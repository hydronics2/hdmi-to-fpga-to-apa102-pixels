==> flow/design.v <==
module avr_interface_71 (
    input clk,
    input rst,
    input cclk,
    output reg spi_miso,
    input spi_mosi,
    input spi_sck,
    input spi_ss,
    output reg [3:0] spi_channel,
    output reg tx,
    input rx,
    input [3:0] channel,
    output reg new_sample,
    output reg [9:0] sample,
    output reg [3:0] sample_channel,
    input [7:0] tx_data,
    input new_tx_data,
    output reg tx_busy,
    input tx_block,
    output reg [7:0] rx_data,
    output reg new_rx_data
  );
  localparam CLK_FREQ = 27'h5f5e100;
  localparam BAUD = 19'h7a120;
  reg n_rdy;
  wire [1-1:0] M_cclk_detector_ready;
  reg [1-1:0] M_cclk_detector_cclk;
  cclk_detector_87 cclk_detector (
    .clk(clk),
    .rst(rst),
    .cclk(M_cclk_detector_cclk),
    .ready(M_cclk_detector_ready)
  );
  wire [1-1:0] M_spi_slave_miso;
  wire [1-1:0] M_spi_slave_done;
  wire [8-1:0] M_spi_slave_data_out;
  reg [1-1:0] M_spi_slave_ss;
  reg [1-1:0] M_spi_slave_mosi;
  reg [1-1:0] M_spi_slave_sck;
  reg [8-1:0] M_spi_slave_data_in;
  spi_slave_88 spi_slave (
    .clk(clk),
    .rst(n_rdy),
    .ss(M_spi_slave_ss),
    .mosi(M_spi_slave_mosi),
    .sck(M_spi_slave_sck),
    .data_in(M_spi_slave_data_in),
    .miso(M_spi_slave_miso),
    .done(M_spi_slave_done),
    .data_out(M_spi_slave_data_out)
  );
  wire [8-1:0] M_uart_rx_data;
  wire [1-1:0] M_uart_rx_new_data;
  reg [1-1:0] M_uart_rx_rx;
  uart_rx_89 uart_rx (
    .clk(clk),
    .rst(n_rdy),
    .rx(M_uart_rx_rx),
    .data(M_uart_rx_data),
    .new_data(M_uart_rx_new_data)
  );
  wire [1-1:0] M_uart_tx_tx;
  wire [1-1:0] M_uart_tx_busy;
  reg [1-1:0] M_uart_tx_block;
  reg [8-1:0] M_uart_tx_data;
  reg [1-1:0] M_uart_tx_new_data;
  uart_tx_90 uart_tx (
    .clk(clk),
    .rst(n_rdy),
    .block(M_uart_tx_block),
    .data(M_uart_tx_data),
    .new_data(M_uart_tx_new_data),
    .tx(M_uart_tx_tx),
    .busy(M_uart_tx_busy)
  );
  reg M_newSampleReg_d, M_newSampleReg_q = 1'h0;
  reg [9:0] M_sampleReg_d, M_sampleReg_q = 1'h0;
  reg [3:0] M_sampleChannelReg_d, M_sampleChannelReg_q = 1'h0;
  reg [1:0] M_byteCt_d, M_byteCt_q = 1'h0;
  reg [3:0] M_block_d, M_block_q = 1'h0;
  reg M_busy_d, M_busy_q = 1'h0;
  always @* begin
    M_newSampleReg_d = M_newSampleReg_q;
    M_sampleChannelReg_d = M_sampleChannelReg_q;
    M_byteCt_d = M_byteCt_q;
    M_busy_d = M_busy_q;
    M_block_d = M_block_q;
    M_sampleReg_d = M_sampleReg_q;
    n_rdy = ~M_cclk_detector_ready;
    M_cclk_detector_cclk = cclk;
    M_spi_slave_sck = spi_sck;
    M_spi_slave_mosi = spi_mosi;
    M_spi_slave_data_in = 8'hff;
    M_spi_slave_ss = spi_ss;
    M_uart_rx_rx = rx;
    M_uart_tx_data = tx_data;
    M_uart_tx_new_data = new_tx_data;
    M_uart_tx_block = M_busy_q;
    M_block_d = {M_block_q[0+2-:3], tx_block};
    new_sample = M_newSampleReg_q;
    sample = M_sampleReg_q;
    sample_channel = M_sampleChannelReg_q;
    tx_busy = M_uart_tx_busy;
    rx_data = M_uart_rx_data;
    new_rx_data = M_uart_rx_new_data;
    spi_channel = M_cclk_detector_ready ? channel : 4'bzzzz;
    spi_miso = M_cclk_detector_ready && !spi_ss ? M_spi_slave_miso : 1'bz;
    tx = M_cclk_detector_ready ? M_uart_tx_tx : 1'bz;
    M_newSampleReg_d = 1'h0;
    if (M_block_q[3+0-:1] ^ M_block_q[2+0-:1]) begin
      M_busy_d = 1'h0;
    end
    if (!M_uart_tx_busy && new_tx_data) begin
      M_busy_d = 1'h1;
    end
    if (spi_ss) begin
      M_byteCt_d = 1'h0;
    end
    if (M_spi_slave_done) begin
      if (M_byteCt_q == 1'h0) begin
        M_sampleReg_d[0+7-:8] = M_spi_slave_data_out;
        M_byteCt_d = 1'h1;
      end else begin
        if (M_byteCt_q == 1'h1) begin
          M_sampleReg_d[8+1-:2] = M_spi_slave_data_out[0+1-:2];
          M_sampleChannelReg_d = M_spi_slave_data_out[4+3-:4];
          M_byteCt_d = 2'h2;
          M_newSampleReg_d = 1'h1;
        end
      end
    end
  end
  always @(posedge clk) begin
    M_block_q <= M_block_d;
    M_busy_q <= M_busy_d;
    if (n_rdy == 1'b1) begin
      M_newSampleReg_q <= 1'h0;
      M_sampleReg_q <= 1'h0;
      M_sampleChannelReg_q <= 1'h0;
      M_byteCt_q <= 1'h0;
    end else begin
      M_newSampleReg_q <= M_newSampleReg_d;
      M_sampleReg_q <= M_sampleReg_d;
      M_sampleChannelReg_q <= M_sampleChannelReg_d;
      M_byteCt_q <= M_byteCt_d;
    end
  end
endmodule
module cclk_detector_87 (
    input clk,
    input rst,
    input cclk,
    output reg ready
  );
  localparam CLK_FREQ = 27'h5f5e100;
  localparam CTR_SIZE = 4'hf;
  reg [14:0] M_ctr_d, M_ctr_q = 1'h0;
  always @* begin
    M_ctr_d = M_ctr_q;
    ready = (&M_ctr_q);
    if (cclk == 1'h0) begin
      M_ctr_d = 1'h0;
    end else begin
      if (!(&M_ctr_q)) begin
        M_ctr_d = M_ctr_q + 1'h1;
      end
    end
  end
  always @(posedge clk) begin
    if (rst == 1'b1) begin
      M_ctr_q <= 1'h0;
    end else begin
      M_ctr_q <= M_ctr_d;
    end
  end
endmodule
module spi_slave_88 (
    input clk,
    input rst,
    input ss,
    input mosi,
    output reg miso,
    input sck,
    output reg done,
    input [7:0] data_in,
    output reg [7:0] data_out
  );
  localparam CPOL = 1'h0;
  localparam CPHA = 1'h0;
  reg [2:0] M_bit_ct_d, M_bit_ct_q = 1'h0;
  reg [7:0] M_data_d, M_data_q = 1'h0;
  reg M_mosi_reg_d, M_mosi_reg_q = 1'h0;
  reg M_miso_reg_d, M_miso_reg_q = 1'h0;
  reg [1:0] M_sck_reg_d, M_sck_reg_q = 1'h0;
  reg M_ss_reg_d, M_ss_reg_q = 1'h0;
  reg [7:0] M_data_out_reg_d, M_data_out_reg_q = 1'h0;
  reg M_done_reg_d, M_done_reg_q = 1'h0;
  always @* begin
    M_sck_reg_d = M_sck_reg_q;
    M_mosi_reg_d = M_mosi_reg_q;
    M_done_reg_d = M_done_reg_q;
    M_ss_reg_d = M_ss_reg_q;
    M_data_d = M_data_q;
    M_bit_ct_d = M_bit_ct_q;
    M_data_out_reg_d = M_data_out_reg_q;
    M_miso_reg_d = M_miso_reg_q;
    miso = M_miso_reg_q;
    done = M_done_reg_q;
    data_out = M_data_out_reg_q;
    M_ss_reg_d = ss;
    M_mosi_reg_d = mosi;
    M_sck_reg_d = {M_sck_reg_q[0+0-:1], sck};
    M_done_reg_d = 1'h0;
    if (M_ss_reg_q) begin
      M_bit_ct_d = 3'h7;
      M_data_d = data_in;
      M_miso_reg_d = data_in[7+0-:1];
    end else begin
      if (M_sck_reg_q == 2'h1) begin
        M_data_out_reg_d[(M_bit_ct_q)*1+0-:1] = M_mosi_reg_q;
        M_bit_ct_d = M_bit_ct_q - 1'h1;
        if (M_bit_ct_q == 1'h0) begin
          M_done_reg_d = 1'h1;
          M_data_d = data_in;
        end
      end else begin
        if (M_sck_reg_q == 2'h2) begin
          M_miso_reg_d = M_data_q[(M_bit_ct_q)*1+0-:1];
        end
      end
    end
  end
  always @(posedge clk) begin
    M_mosi_reg_q <= M_mosi_reg_d;
    M_miso_reg_q <= M_miso_reg_d;
    M_sck_reg_q <= M_sck_reg_d;
    M_ss_reg_q <= M_ss_reg_d;
    M_data_out_reg_q <= M_data_out_reg_d;
    M_done_reg_q <= M_done_reg_d;
    if (rst == 1'b1) begin
      M_bit_ct_q <= 1'h0;
      M_data_q <= 1'h0;
    end else begin
      M_bit_ct_q <= M_bit_ct_d;
      M_data_q <= M_data_d;
    end
  end
endmodule
module uart_rx_89 (
    input clk,
    input rst,
    input rx,
    output reg [7:0] data,
    output reg new_data
  );
  localparam CLK_FREQ = 27'h5f5e100;
  localparam BAUD = 19'h7a120;
  localparam CLK_PER_BIT = 29'h000000c8;
  localparam CTR_SIZE = 4'h8;
  localparam IDLE_state = 2'd0;
  localparam WAIT_HALF_state = 2'd1;
  localparam WAIT_FULL_state = 2'd2;
  localparam WAIT_HIGH_state = 2'd3;
  reg [1:0] M_state_d, M_state_q = IDLE_state;
  reg [7:0] M_ctr_d, M_ctr_q = 1'h0;
  reg [2:0] M_bitCtr_d, M_bitCtr_q = 1'h0;
  reg [7:0] M_savedData_d, M_savedData_q = 1'h0;
  reg M_newData_d, M_newData_q = 1'h0;
  reg M_rxd_d, M_rxd_q = 1'h0;
  always @* begin
    M_state_d = M_state_q;
    M_newData_d = M_newData_q;
    M_bitCtr_d = M_bitCtr_q;
    M_savedData_d = M_savedData_q;
    M_rxd_d = M_rxd_q;
    M_ctr_d = M_ctr_q;
    M_rxd_d = rx;
    M_newData_d = 1'h0;
    data = M_savedData_q;
    new_data = M_newData_q;
    case (M_state_q)
      IDLE_state: begin
        M_bitCtr_d = 1'h0;
        M_ctr_d = 1'h0;
        if (M_rxd_q == 1'h0) begin
          M_state_d = WAIT_HALF_state;
        end
      end
      WAIT_HALF_state: begin
        M_ctr_d = M_ctr_q + 1'h1;
        if (M_ctr_q == 29'h00000064) begin
          M_ctr_d = 1'h0;
          M_state_d = WAIT_FULL_state;
        end
      end
      WAIT_FULL_state: begin
        M_ctr_d = M_ctr_q + 1'h1;
        if (M_ctr_q == 30'h000000c7) begin
          M_savedData_d = {M_rxd_q, M_savedData_q[1+6-:7]};
          M_bitCtr_d = M_bitCtr_q + 1'h1;
          M_ctr_d = 1'h0;
          if (M_bitCtr_q == 3'h7) begin
            M_state_d = WAIT_HIGH_state;
            M_newData_d = 1'h1;
          end
        end
      end
      WAIT_HIGH_state: begin
        if (M_rxd_q == 1'h1) begin
          M_state_d = IDLE_state;
        end
      end
      default: begin
        M_state_d = IDLE_state;
      end
    endcase
  end
  always @(posedge clk) begin
    M_ctr_q <= M_ctr_d;
    M_bitCtr_q <= M_bitCtr_d;
    M_savedData_q <= M_savedData_d;
    M_newData_q <= M_newData_d;
    M_rxd_q <= M_rxd_d;
    if (rst == 1'b1) begin
      M_state_q <= 1'h0;
    end else begin
      M_state_q <= M_state_d;
    end
  end
endmodule
module uart_tx_90 (
    input clk,
    input rst,
    output reg tx,
    input block,
    output reg busy,
    input [7:0] data,
    input new_data
  );
  localparam CLK_FREQ = 27'h5f5e100;
  localparam BAUD = 19'h7a120;
  localparam CLK_PER_BIT = 29'h000000c8;
  localparam CTR_SIZE = 4'h8;
  localparam IDLE_state = 2'd0;
  localparam START_BIT_state = 2'd1;
  localparam DATA_state = 2'd2;
  localparam STOP_BIT_state = 2'd3;
  reg [1:0] M_state_d, M_state_q = IDLE_state;
  reg [7:0] M_ctr_d, M_ctr_q = 1'h0;
  reg [2:0] M_bitCtr_d, M_bitCtr_q = 1'h0;
  reg [7:0] M_savedData_d, M_savedData_q = 1'h0;
  reg M_txReg_d, M_txReg_q = 1'h0;
  reg M_blockFlag_d, M_blockFlag_q = 1'h0;
  always @* begin
    M_state_d = M_state_q;
    M_txReg_d = M_txReg_q;
    M_bitCtr_d = M_bitCtr_q;
    M_savedData_d = M_savedData_q;
    M_ctr_d = M_ctr_q;
    M_blockFlag_d = M_blockFlag_q;
    tx = M_txReg_q;
    busy = 1'h1;
    M_blockFlag_d = block;
    case (M_state_q)
      IDLE_state: begin
        M_txReg_d = 1'h1;
        if (!M_blockFlag_q) begin
          busy = 1'h0;
          M_bitCtr_d = 1'h0;
          M_ctr_d = 1'h0;
          if (new_data) begin
            M_savedData_d = data;
            M_state_d = START_BIT_state;
          end
        end
      end
      START_BIT_state: begin
        M_ctr_d = M_ctr_q + 1'h1;
        M_txReg_d = 1'h0;
        if (M_ctr_q == 30'h000000c7) begin
          M_ctr_d = 1'h0;
          M_state_d = DATA_state;
        end
      end
      DATA_state: begin
        M_txReg_d = M_savedData_q[(M_bitCtr_q)*1+0-:1];
        M_ctr_d = M_ctr_q + 1'h1;
        if (M_ctr_q == 30'h000000c7) begin
          M_ctr_d = 1'h0;
          M_bitCtr_d = M_bitCtr_q + 1'h1;
          if (M_bitCtr_q == 3'h7) begin
            M_state_d = STOP_BIT_state;
          end
        end
      end
      STOP_BIT_state: begin
        M_txReg_d = 1'h1;
        M_ctr_d = M_ctr_q + 1'h1;
        if (M_ctr_q == 30'h000000c7) begin
          M_state_d = IDLE_state;
        end
      end
      default: begin
        M_state_d = IDLE_state;
      end
    endcase
  end
  always @(posedge clk) begin
    M_ctr_q <= M_ctr_d;
    M_bitCtr_q <= M_bitCtr_d;
    M_savedData_q <= M_savedData_d;
    M_txReg_q <= M_txReg_d;
    M_blockFlag_q <= M_blockFlag_d;
    if (rst == 1'b1) begin
      M_state_q <= 1'h0;
    end else begin
      M_state_q <= M_state_d;
    end
  end
endmodule
* Reports on avr_interface_71
What the tools print for avr_interface_71, step after step. Lines are those of the file above, counted from 1. Library cell names are shortened. A cell with - has no value.
Set-up: top module avr_interface_71, clock input clk, library sky130hd, corner tt_025C_1v80

* After elaboration
Yosys after proc, flatten, opt, wreduce and memory -nomap, before mapping. Memory bits, and registers merged into a memory's read port (data or address), are not among the register bits. Print and check cells are not counted.
Word-level totals: output and inout port bits 31, input port bits 21, flip-flop bits (word level) 108
Cells by class: add/sub/neg operators 11, equal/unequal tests 25, reductions and logical operators 31, shift operators 4, mux-type cells 49, bitwise gates (word level) 14
Operators by type and width (number):
- 2-to-1 mux 8 bit | 12
- subtractor 32 x 1 -> 32 bit with constant B | 2
- variable part select 8 x 32 -> 1 bit | 2
- case mux 8 bit (select 3 bit) | 2
- variable shift 1 x 33 -> 8 bit | 1
- variable shift 1 x 33 -> 8 bit with constant A | 1
- negation 32 -> 33 bit | 1
- 2-to-1 mux 2 bit | 15
- != test 2 x 1 -> 1 bit with constant B | 8
- adder 8 x 1 -> 8 bit with constant B | 2
- == test 8 bit with constant B | 2
- case mux 2 bit (select 4 bit) | 2
- adder 15 x 1 -> 15 bit with constant B | 1
- AND reduction 15 bit | 1
- 2-to-1 mux 3 bit | 5
- AND reduction 2 bit | 6
- OR reduction 2 bit | 6
- case mux 3 bit (select 2 bit) | 2
- NOT 1 bit | 10
- == test 2 bit with constant B | 5
- AND reduction 3 bit | 3
- OR reduction 3 bit | 3
- == test 2 x 1 -> 1 bit with constant B | 4
- adder 3 x 1 -> 4 bit with constant B | 2
- == test 8 x 7 -> 1 bit with constant B | 1
- AND 8 bit | 1
- bitwise OR 8 bit | 1
- NOT 8 bit | 1
Not listed: further kinds 16, cells in them 32.

* Logic depth
Depth = most cells in a row (Yosys ltp): at word level without a register or memory, in the mapped netlist without a sequential cell, where the memories' decode and read muxes count.
Logic depth: depth after elaboration 7, ABC_AREA 0, depth in mapped cells 10, depth with buffers taken out 8

* Netlist
Source: synth_stat.txt of the flow (Yosys; design flattened, memories mapped). It holds for the ABC_AREA given above (unset counts as 0); a run with the other value may have another netlist. The area totals of this step are shown rounded.
Cell types (number):
- edfxtp_1 | 46
- dfxtp_1 | 55
- ha_1 | 24
- mux2i_1 | 20
- nor2_1 | 47
- nand3_1 | 21
- xor2_1 | 12
- a21oi_1 | 18
- nand2b_1 | 12
- o21ai_0 | 15
- inv_1 | 18
- and3_1 | 10
- nor3_1 | 12
- nand2_1 | 14
- a211oi_1 | 6
- xnor2_1 | 5
- a32o_1 | 4
- and2_1 | 6
Other cell types: 42; their cells: 84.
Synthesis totals: synthesis area 4690 um2, buffers 14, area of sequential cells 2480 um2, standard cells after synthesis 429, flip-flops 101
The figures by module come from a second, unflattened synthesis with its own total; it is not the netlist above.
Second synthesis, totals: cell total of the unflattened synthesis 446, area (unflattened synthesis) 4910 um2
Each row is one instance without its submodules.
Modules:
- uart_tx_90 | times used 1, area 1140 um2, cells 90
- spi_slave_88 | times used 1, area 1140 um2, cells 112
- uart_rx_89 | times used 1, area 1060 um2, cells 81
- avr_interface_71 | times used 1, area 806 um2, cells 81
- cclk_detector_87 | times used 1, area 768 um2, cells 82

* Path before layout
Source: OpenSTA report_checks on the synthesized netlist (no wires, ideal clock, input and output delay 20% of the period each), path of least setup slack; recovery checks are left aside. Register names are those of the netlist, which keeps one name where synthesis merged equal registers.
Timing after synthesis: path type register to register, start point register spi_slave.M_bit_ct_q[0], end point register spi_slave.M_data_out_reg_q[3], arrival time 2.650 ns, path delay 2.912 ns, stages 11, time at the first pin 0.000 ns, library setup time 0.262 ns, period 3.54 ns, setup slack 0.628 ns, buffers on the path 2, period reached after synthesis 2.912 ns
"path delay" is the arrival time less input delay plus setup time. "stages" counts driving pins, that of a launching flip-flop among them; a cell with two outputs on the path counts twice. "period reached after synthesis" is the clock period less the worst setup slack; recovery checks do not enter. This is arithmetic on one report: input and output delays are still those of the set period (20% each). The rows between start and end are the longest chain of elaborated cells between them; the timing report does not say that the signal goes this way. Where chains are equally long, one stands for them. A line is the first line of the expression or statement that the cell stems from. Yosys adds cells for indexed reads and writes and turns some case tables into memories.
On the way, after synthesis: cell sequence dfxtp_1 > buf_2 > inv_1 > ha_1 > buf_6 > nor3_1 > ha_1 > or3_4 > a211oi_4 > o211ai_1 > mux2_1, cells in the longest elaborated chain 7
Ends and longest elaborated chain, after synthesis:
- from (decl) | line 190 | reg [2:0] M_bit_ct_d, M_bit_ct_q = 1'h0;
- from (assign) | line 241 | M_bit_ct_q <= 1'h0;
- from (assign) | line 244 | M_bit_ct_q <= M_bit_ct_d;
- adder 3 x 1 -> 4 bit | line 220 | M_data_out_reg_d[(M_bit_ct_q)*1+0-:1] = M_mosi_reg_q;
- subtractor 32 x 1 -> 32 bit | line 220
- negation 32 -> 33 bit | line 220
- variable shift 1 x 33 -> 8 bit | line 220
- NOT 8 bit | line 220
- AND 8 bit | line 220
- bitwise OR 8 bit | line 220
- to (assign) | line 238 | M_data_out_reg_q <= M_data_out_reg_d;
- to (decl) | line 196 | reg [7:0] M_data_out_reg_d, M_data_out_reg_q = 1'h0;

* Path in the finished layout
From the final timing report of flow run 1: the path of least setup slack in the routed layout; clock arrival at registers is part of the times.
Timing after layout: path type register to register, start point register spi_slave.M_bit_ct_q[1], end point register spi_slave.M_data_out_reg_q[7], stages 11, arrival time 2.61 ns, buffers on the path 2, period 1.77 ns, library setup time 0.24 ns, setup slack -0.72 ns, time at the first pin 0.36 ns
The rows between start and end are the longest chain of elaborated cells between them; the timing report does not say that the signal goes this way. Where chains are equally long, one stands for them.
On the way, after layout: cell sequence dfxtp_4 > inv_4 > ha_4 > nor3_2 > ha_1 > or3_4 > buf_6 > buf_6 > a21oi_4 > o211ai_1 > mux2_2, cells in the longest elaborated chain 7
Ends and longest elaborated chain, after layout:
- from (decl) | line 190 | reg [2:0] M_bit_ct_d, M_bit_ct_q = 1'h0;
- from (assign) | line 241 | M_bit_ct_q <= 1'h0;
- from (assign) | line 244 | M_bit_ct_q <= M_bit_ct_d;
- adder 3 x 1 -> 4 bit | line 220 | M_data_out_reg_d[(M_bit_ct_q)*1+0-:1] = M_mosi_reg_q;
- subtractor 32 x 1 -> 32 bit | line 220
- negation 32 -> 33 bit | line 220
- variable shift 1 x 33 -> 8 bit | line 220
- NOT 8 bit | line 220
- AND 8 bit | line 220
- bitwise OR 8 bit | line 220
- to (assign) | line 238 | M_data_out_reg_q <= M_data_out_reg_d;
- to (decl) | line 196 | reg [7:0] M_data_out_reg_d, M_data_out_reg_q = 1'h0;

==> results <==
Flow measurements of avr_interface_71 on sky130hd: 2 stored runs with different settings, listed in no order. Input and output delays are each 20% of the period that was set; the output load is 0.01 pF.
By "achieved period" is meant the clock period of the run minus its worst setup slack. This is arithmetic on one report: input and output delays are still those of the set period (20% each).
"worst setup path time": the worst setup path's part of the clock period (all of it between registers, 20% less for each end at a port) less its slack. A launch clock that arrives late makes it longer, a capture clock that arrives late makes it shorter.
"power consumption" is the tool's figure for a default switching activity; nothing was simulated.
Results are given in rounded form.

* Flow run 1 | settings: period_ns 1.77; CORE_UTILIZATION 59; SETUP_SLACK_MARGIN 0.23; CELL_PAD_IN_SITES_GLOBAL_PLACEMENT 1; CTS_CLUSTER_SIZE 58; CAP_MARGIN 0; MAX_ROUTING_LAYER met5; CORE_MARGIN 2; SLEW_MARGIN 20 | results: chip area in the Yosys report 4690 um2; standard-cell area of the final layout 6460 um2; post-route worst hold slack 0.342 ns; power consumption 4710 uW; sum of negative setup slack -4.84 ns; post-route utilization 83.6 %; worst setup path time 2.49 ns; type of the worst setup path register to register; achieved period 2.495 ns; die footprint 8680 um2; worst slack on setup checks -0.725 ns
* Flow run 2 | settings: period_ns 3.1; SETUP_SLACK_MARGIN 0.83; CAP_MARGIN 20; CORE_MARGIN 2; CORE_UTILIZATION 40; SLEW_MARGIN 20 | results: achieved period 2.529 ns; worst setup path time 2.53 ns; type of the worst setup path register to register; die footprint 12600 um2; post-route worst hold slack 0.328 ns; standard-cell area of the final layout 5790 um2; worst slack on setup checks 0.571 ns; power consumption 2840 uW; sum of negative setup slack 0.000 ns; chip area in the Yosys report 4690 um2; post-route utilization 50.7 %
