==> flow/design.v <==
module panel_12_16 (
    input clk,
    input rst,
    input spiBusySignal,
    output reg newSpiData,
    output reg [7:0] ledByteOut,
    output reg [9:0] ramPixelAddress,
    output reg idle,
    input [23:0] rgbIn,
    input startWritingFlag,
    output reg out
  );
  localparam IDLE_state = 1'd0;
  localparam WRITE_state = 1'd1;
  reg M_state_d, M_state_q = IDLE_state;
  reg [3:0] M_ledStartBitCounter_d, M_ledStartBitCounter_q = 1'h0;
  reg [3:0] M_rgbCounter_d, M_rgbCounter_q = 1'h0;
  reg [9:0] M_pixelAddress_d, M_pixelAddress_q = 1'h0;
  reg [1:0] M_panelControl1_d, M_panelControl1_q = 1'h0;
  reg [23:0] M_rgbPixels_d, M_rgbPixels_q = 1'h0;
  always @* begin
    M_state_d = M_state_q;
    M_ledStartBitCounter_d = M_ledStartBitCounter_q;
    M_panelControl1_d = M_panelControl1_q;
    M_rgbPixels_d = M_rgbPixels_q;
    M_pixelAddress_d = M_pixelAddress_q;
    M_rgbCounter_d = M_rgbCounter_q;
    out = 1'h0;
    idle = 1'h0;
    newSpiData = 1'h0;
    ledByteOut = 1'h0;
    ramPixelAddress = 1'h0;
    M_rgbPixels_d[0+23-:24] = rgbIn;
    if (M_panelControl1_q == 1'h0) begin
      idle = 1'h1;
    end
    if (startWritingFlag == 1'h1) begin
      M_panelControl1_d = 2'h3;
      M_ledStartBitCounter_d = 1'h0;
    end
    if (M_panelControl1_q == 2'h3) begin
      M_state_d = WRITE_state;
    end
    case (M_state_q)
      IDLE_state: begin
        out = 1'h1;
      end
      WRITE_state: begin
        ramPixelAddress = M_pixelAddress_q;
        if (M_ledStartBitCounter_q < 3'h5 && !spiBusySignal) begin
          ledByteOut = 8'h00;
          newSpiData = 1'h1;
          M_ledStartBitCounter_d = M_ledStartBitCounter_q + 1'h1;
          M_pixelAddress_d = 1'h0;
          M_rgbCounter_d = 1'h0;
        end
        if (M_ledStartBitCounter_q == 3'h5) begin
          if (M_pixelAddress_q > 10'h2a8) begin
            M_rgbPixels_d = 1'h0;
          end
          if (M_rgbCounter_q == 1'h0 && !spiBusySignal) begin
            ledByteOut = 8'he3;
            newSpiData = 1'h1;
            M_rgbCounter_d = 1'h1;
          end
          if (M_rgbCounter_q == 1'h1 && !spiBusySignal) begin
            ledByteOut = M_rgbPixels_q[16+7-:8];
            newSpiData = 1'h1;
            M_rgbCounter_d = 2'h2;
          end
          if (M_rgbCounter_q == 2'h2 && !spiBusySignal) begin
            ledByteOut = M_rgbPixels_q[8+7-:8];
            newSpiData = 1'h1;
            M_rgbCounter_d = 2'h3;
          end
          if (M_rgbCounter_q == 2'h3 && !spiBusySignal) begin
            ledByteOut = M_rgbPixels_q[0+7-:8];
            newSpiData = 1'h1;
            M_rgbCounter_d = 3'h4;
          end
          if (M_rgbCounter_q == 3'h4) begin
            M_pixelAddress_d = M_pixelAddress_q + 1'h1;
            M_rgbCounter_d = 3'h5;
          end
          if (M_rgbCounter_q == 3'h5) begin
            M_rgbCounter_d = 1'h0;
            if (M_pixelAddress_q == 9'h110) begin
              M_pixelAddress_d = 9'h113;
            end
            if (M_pixelAddress_q == 9'h12f) begin
              M_pixelAddress_d = 9'h135;
            end
            if (M_pixelAddress_q == 9'h151) begin
              M_pixelAddress_d = 9'h157;
            end
            if (M_pixelAddress_q == 9'h173) begin
              M_pixelAddress_d = 9'h179;
            end
            if (M_pixelAddress_q == 9'h195) begin
              M_pixelAddress_d = 9'h198;
            end
            if (M_pixelAddress_q == 10'h2b7) begin
              M_ledStartBitCounter_d = 4'hb;
              M_panelControl1_d = 1'h0;
              M_state_d = IDLE_state;
            end
          end
        end
      end
    endcase
  end
  always @(posedge clk) begin
    if (rst == 1'b1) begin
      M_state_q <= 1'h0;
    end else begin
      M_state_q <= M_state_d;
    end
    M_ledStartBitCounter_q <= M_ledStartBitCounter_d;
    M_rgbCounter_q <= M_rgbCounter_d;
    M_pixelAddress_q <= M_pixelAddress_d;
    M_panelControl1_q <= M_panelControl1_d;
    M_rgbPixels_q <= M_rgbPixels_d;
  end
endmodule
### Step by step through the tools: panel_12_16

The steps from the RTL of panel_12_16 to its reports follow in flow order.
Line numbers count from 1 in the design file above.
Operators: Yosys type, input widths -> output width; for muxes data width and select width s.
The mark -- stands for no value.

| design | value |
|---|---|
| design top | panel_12_16 |
| clock | clk |
| library | sky130hd |
| timing corner | tt_025C_1v80 |

### Elaborated design

Source: Yosys, flattened and elaborated, memories not mapped. Widths are those after wreduce. Registers that Yosys merges into a memory's read port (data or address) are not register bits. Print and check cells do not count. Equal cells are merged and count once.

| bit counts | value |
|---|---|
| RAM bits | 0 |
| bits of input ports | 28 |
| word-level cells | 86 |
| word width x clocked read ports | 0 |
| bits in registers | 45 |
| ROM bits | 0 |
| output and inout bits | 21 |
| memories kept | 0 |
| bits in latches | 0 |

| cells by class | value |
|---|---|
| shift operators | 0 |
| order comparisons | 2 |
| eq/ne operators | 13 |
| divide/modulo/power cells | 0 |
| add/sub/neg operators | 2 |
| multiplexer cells | 54 |
| $mul | 0 |
| bitwise operators | 1 |
| reduce/logical cells | 8 |

Operators with widths:

| operator | count |
|---|---|
| $mux 10 | 10 |
| $mux 4 | 14 |
| $eq 10x9->1 const B | 5 |
| $pmux 24 s2 | 1 |
| $mux 24 | 2 |
| $mux 8 | 5 |
| $pmux 10 s2 | 1 |
| $pmux 8 s2 | 1 |
| $eq 4x3->1 const B | 3 |
| $mux 1 | 11 |
| $add 10x1->10 const B | 1 |
| $gt 10x10->1 const B | 1 |
| $eq 10x10->1 const B | 1 |
| $eq 4x2->1 const B | 2 |
| $pmux 4 s2 | 1 |
| $mux 2 | 4 |
| $pmux 1 s2 | 3 |
| $logic_and 1x1->1 | 5 |
| $add 4x1->4 const B | 1 |
| $eq 4x1->1 const B | 1 |
| $lt 4x3->1 const B | 1 |
| $logic_not 4->1 | 1 |
| $pmux 2 s2 | 1 |
| $eq 2x2->1 const B | 1 |
| $logic_not 2->1 | 1 |
| $not 1->1 | 1 |
| $logic_not 1->1 | 1 |

### Depth

Depth = most cells in a row (Yosys ltp): at word level without a register or memory, in the mapped netlist without a sequential cell, where the memories' decode and read muxes count.

| depth | value |
|---|---|
| depth in word-level cells | 12 |
| ABC_AREA | 0 |
| mapped depth | 8 |
| depth with buffers taken out | 7 |

### After synthesis

The flow's flattened synthesis, as Yosys stat reports it; memories are mapped. The netlist is that of the ABC_AREA named above (0 if unset); the other value can give another one.

Cell types:

| cell | count | total area (sq um) |
|---|---|---|
| sky130_fd_sc_hd__dfxtp_1 | 31 | 620.595 |
| sky130_fd_sc_hd__edfxtp_1 | 14 | 420.403 |
| sky130_fd_sc_hd__and2_1 | 30 | 187.68 |
| sky130_fd_sc_hd__nor2_1 | 26 | 97.594 |
| sky130_fd_sc_hd__nand2_1 | 24 | 90.086 |
| sky130_fd_sc_hd__a21oi_1 | 17 | 85.082 |
| sky130_fd_sc_hd__ha_1 | 6 | 75.072 |
| sky130_fd_sc_hd__mux2i_1 | 7 | 70.067 |
| sky130_fd_sc_hd__nand3_1 | 12 | 60.058 |
| sky130_fd_sc_hd__o21ai_0 | 12 | 60.058 |
| sky130_fd_sc_hd__a211oi_1 | 7 | 52.55 |
| sky130_fd_sc_hd__clkbuf_1 | 13 | 48.797 |
| sky130_fd_sc_hd__nor3_1 | 8 | 40.038 |
| sky130_fd_sc_hd__inv_1 | 10 | 37.536 |
| sky130_fd_sc_hd__nor2b_1 | 6 | 37.536 |
| sky130_fd_sc_hd__o221ai_1 | 4 | 35.034 |
| sky130_fd_sc_hd__nand3b_1 | 4 | 30.029 |
| sky130_fd_sc_hd__xnor2_1 | 3 | 26.275 |

Not listed: further types 33, cells in them 60.

| synthesis totals | value |
|---|---|
| buffer cells | 17 |
| sequential part of the area | 1041.0 sq um |
| flip-flop cells | 45 |
| mapped cells | 294 |
| mapped area | 2555.0 sq um |

### Path before layout

Path of least setup slack by OpenSTA after synthesis, without wires, with an ideal clock, recovery checks aside; 20% of the period is set as input and as output delay. Where synthesis merged equal registers, the netlist keeps one of their names.

| timing path after synthesis | value |
|---|---|
| kind | reg2out |
| from | reg M_state_q |
| to | out ledByteOut[0] |
| path buffers | 1 |
| stages on the path | 5 |
| data required time | 2136 ps |
| delay of the path | 1818 ps |
| path slack | 318 ps |
| clock period | 2670 ps |
| launch time at the first pin | 0 ps |
| output delay | 534 ps |
| arrival | 1818 ps |
| synthesis period reached | 2352 ps |

"delay of the path" = arrival - input delay + setup time.
A path that ends at an output port has no setup time.
"stages on the path" counts driving pins, that of a launching flip-flop among them; a cell with two outputs on the path counts twice.
"synthesis period reached" is the clock period less the worst setup slack; recovery checks do not enter. This is arithmetic on one report: input and output delays are still those of the set period (20% each).
Between the ends stands the longest chain of elaborated cells between them, by number of cells; it is not shown to be the way that was timed. Of several equally long chains one is given.
A line is the first line of the expression or statement that the cell stems from. Yosys adds cells for indexed reads and writes and turns some case tables into memories.

| on the way, after synthesis | value |
|---|---|
| path through | sky130_fd_sc_hd__dfxtp_1 -> sky130_fd_sc_hd__clkinv_1 -> sky130_fd_sc_hd__or2_2 -> sky130_fd_sc_hd__clkbuf_1 -> sky130_fd_sc_hd__a211oi_1 |
| length of the longest elaborated chain | 2 |
| elaborated cells on any way between the ends | 2 |
| RTL lines with such cells | 1 |
| classes of those cells | mux (1); logic (1) |

RTL lines, path after synthesis:

| element | line | RTL |
|---|---|---|
| start, declared | 15 | `reg M_state_d, M_state_q = IDLE_state;` |
| start, assigned | 114 | `M_state_q <= 1'h0;` |
| start, assigned | 116 | `M_state_q <= M_state_d;` |
| $not 1->1 | 44 | `case (M_state_q)` |
| $pmux 8 s2 | 44 |  |
| end, declared | 6 | `output reg [7:0] ledByteOut,` |

Nets of the timed path that keep an RTL name, with a line that drives or declares them; the list need not be complete.

Named nets, after synthesis:

| signal | line |
|---|---|
| out | 44 |

### Path in the finished layout

From the final timing report of run 1: the path of least setup slack in the routed layout; clock arrival at registers is part of the times.
The path's times are printed in steps of 10 ps; the period is the one set.

| timing path post-layout | value |
|---|---|
| kind | reg2out |
| from | reg M_rgbCounter_q[3] |
| to | out ledByteOut[0] |
| clock period | 1640 ps |
| output delay | 330 ps |
| launch time at the first pin | 300 ps |
| arrival | 1770 ps |
| data required time | 1310 ps |
| stages on the path | 7 |
| path buffers | 2 |
| path slack | -460 ps |

Between the ends stands the longest chain of elaborated cells between them, by number of cells; it is not shown to be the way that was timed. Of several equally long chains one is given.

| on the way, post-layout | value |
|---|---|
| path through | sky130_fd_sc_hd__edfxtp_1 -> sky130_fd_sc_hd__nor2_4 -> sky130_fd_sc_hd__nand4_1 -> sky130_fd_sc_hd__or2_4 -> sky130_fd_sc_hd__buf_4 -> sky130_fd_sc_hd__a211oi_2 -> sky130_fd_sc_hd__buf_2 |
| length of the longest elaborated chain | 8 |
| elaborated cells on any way between the ends | 14 |
| RTL lines with such cells | 6 |
| classes of those cells | eq/ne (3); mux (6); reduce/logical (5) |

RTL lines, path post-layout:

| element | line | RTL |
|---|---|---|
| start, declared | 17 | `reg [3:0] M_rgbCounter_d, M_rgbCounter_q = 1'h0;` |
| start, assigned | 119 | `M_rgbCounter_q <= M_rgbCounter_d;` |
| $logic_not 4->1 | 61 | `if (M_rgbCounter_q == 1'h0 && !spiBusySignal) begin` |
| $logic_and 1x1->1 | 61 |  |
| $mux 8 | 61 |  |
| $mux 8 | 66 | `if (M_rgbCounter_q == 1'h1 && !spiBusySignal) begin` |
| $mux 8 | 71 | `if (M_rgbCounter_q == 2'h2 && !spiBusySignal) begin` |
| $mux 8 | 76 | `if (M_rgbCounter_q == 2'h3 && !spiBusySignal) begin` |
| $mux 8 | 57 | `if (M_ledStartBitCounter_q == 3'h5) begin` |
| $pmux 8 s2 | 44 | `case (M_state_q)` |
| end, declared | 6 | `output reg [7:0] ledByteOut,` |

# Flow runs of panel_12_16

2 stored runs of panel_12_16 in the flow (synthesis by Yosys, layout by OpenROAD, sky130hd cells), in arbitrary order. Constraints: input delay and output delay 20% of the set period each, output load 0.01 pF.
By "period reached" is meant the clock period of the run minus its worst setup slack. This is arithmetic on one report: input and output delays are still those of the set period (20% each).
By "time of the worst setup path" is meant the share of the clock period that the worst setup path is allowed (20% is reserved at inputs, 20% at outputs), minus its slack. Clock arrival times at its registers enter into it.
"total power of the final layout" is the tool's figure for a default switching activity; nothing was simulated.
"time of the worst setup path" is given in steps of 10 ps.

#### Run 1

| setting | value |
|---|---|
| period_ns | `1.64` |
| CORE_UTILIZATION | `41` |
| PLACE_DENSITY_LB_ADDON | `0.17` |
| CORE_MARGIN | `6` |
| TNS_END_PERCENT | `40` |
| SLEW_MARGIN | `0` |
| MAX_ROUTING_LAYER | `met5` |
| CAP_MARGIN | `20` |

| result | value |
|---|---|
| time of the worst setup path | 1770 ps |
| class of the worst setup path | reg2out |
| post-route setup TNS | -7650 ps |
| smallest hold slack | 499 ps |
| synthesized cell area | 2555.0 sq um |
| utilization after layout | 73.1 % |
| die size | 8270.1 sq um |
| standard-cell area after routing | 4355.4 sq um |
| period reached | 2099 ps |
| smallest setup slack | -459 ps |
| total power of the final layout | 2666 µW |

#### Run 2

| setting | value |
|---|---|
| period_ns | `3.21` |
| CORE_UTILIZATION | `58` |
| SETUP_SLACK_MARGIN | `0.55` |
| PLACE_DENSITY | `0.82` |
| CORE_ASPECT_RATIO | `0.97` |
| CELL_PAD_IN_SITES_DETAIL_PLACEMENT | `2` |
| ABC_AREA | `0` |
| GPL_ROUTABILITY_DRIVEN | `1` |
| CTS_CLUSTER_SIZE | `48` |
| MIN_ROUTING_LAYER | `met2` |
| CAP_MARGIN | `20` |
| CORE_MARGIN | `2` |
| SLEW_MARGIN | `20` |

Stopped before the end: placement reported DPL-0033.
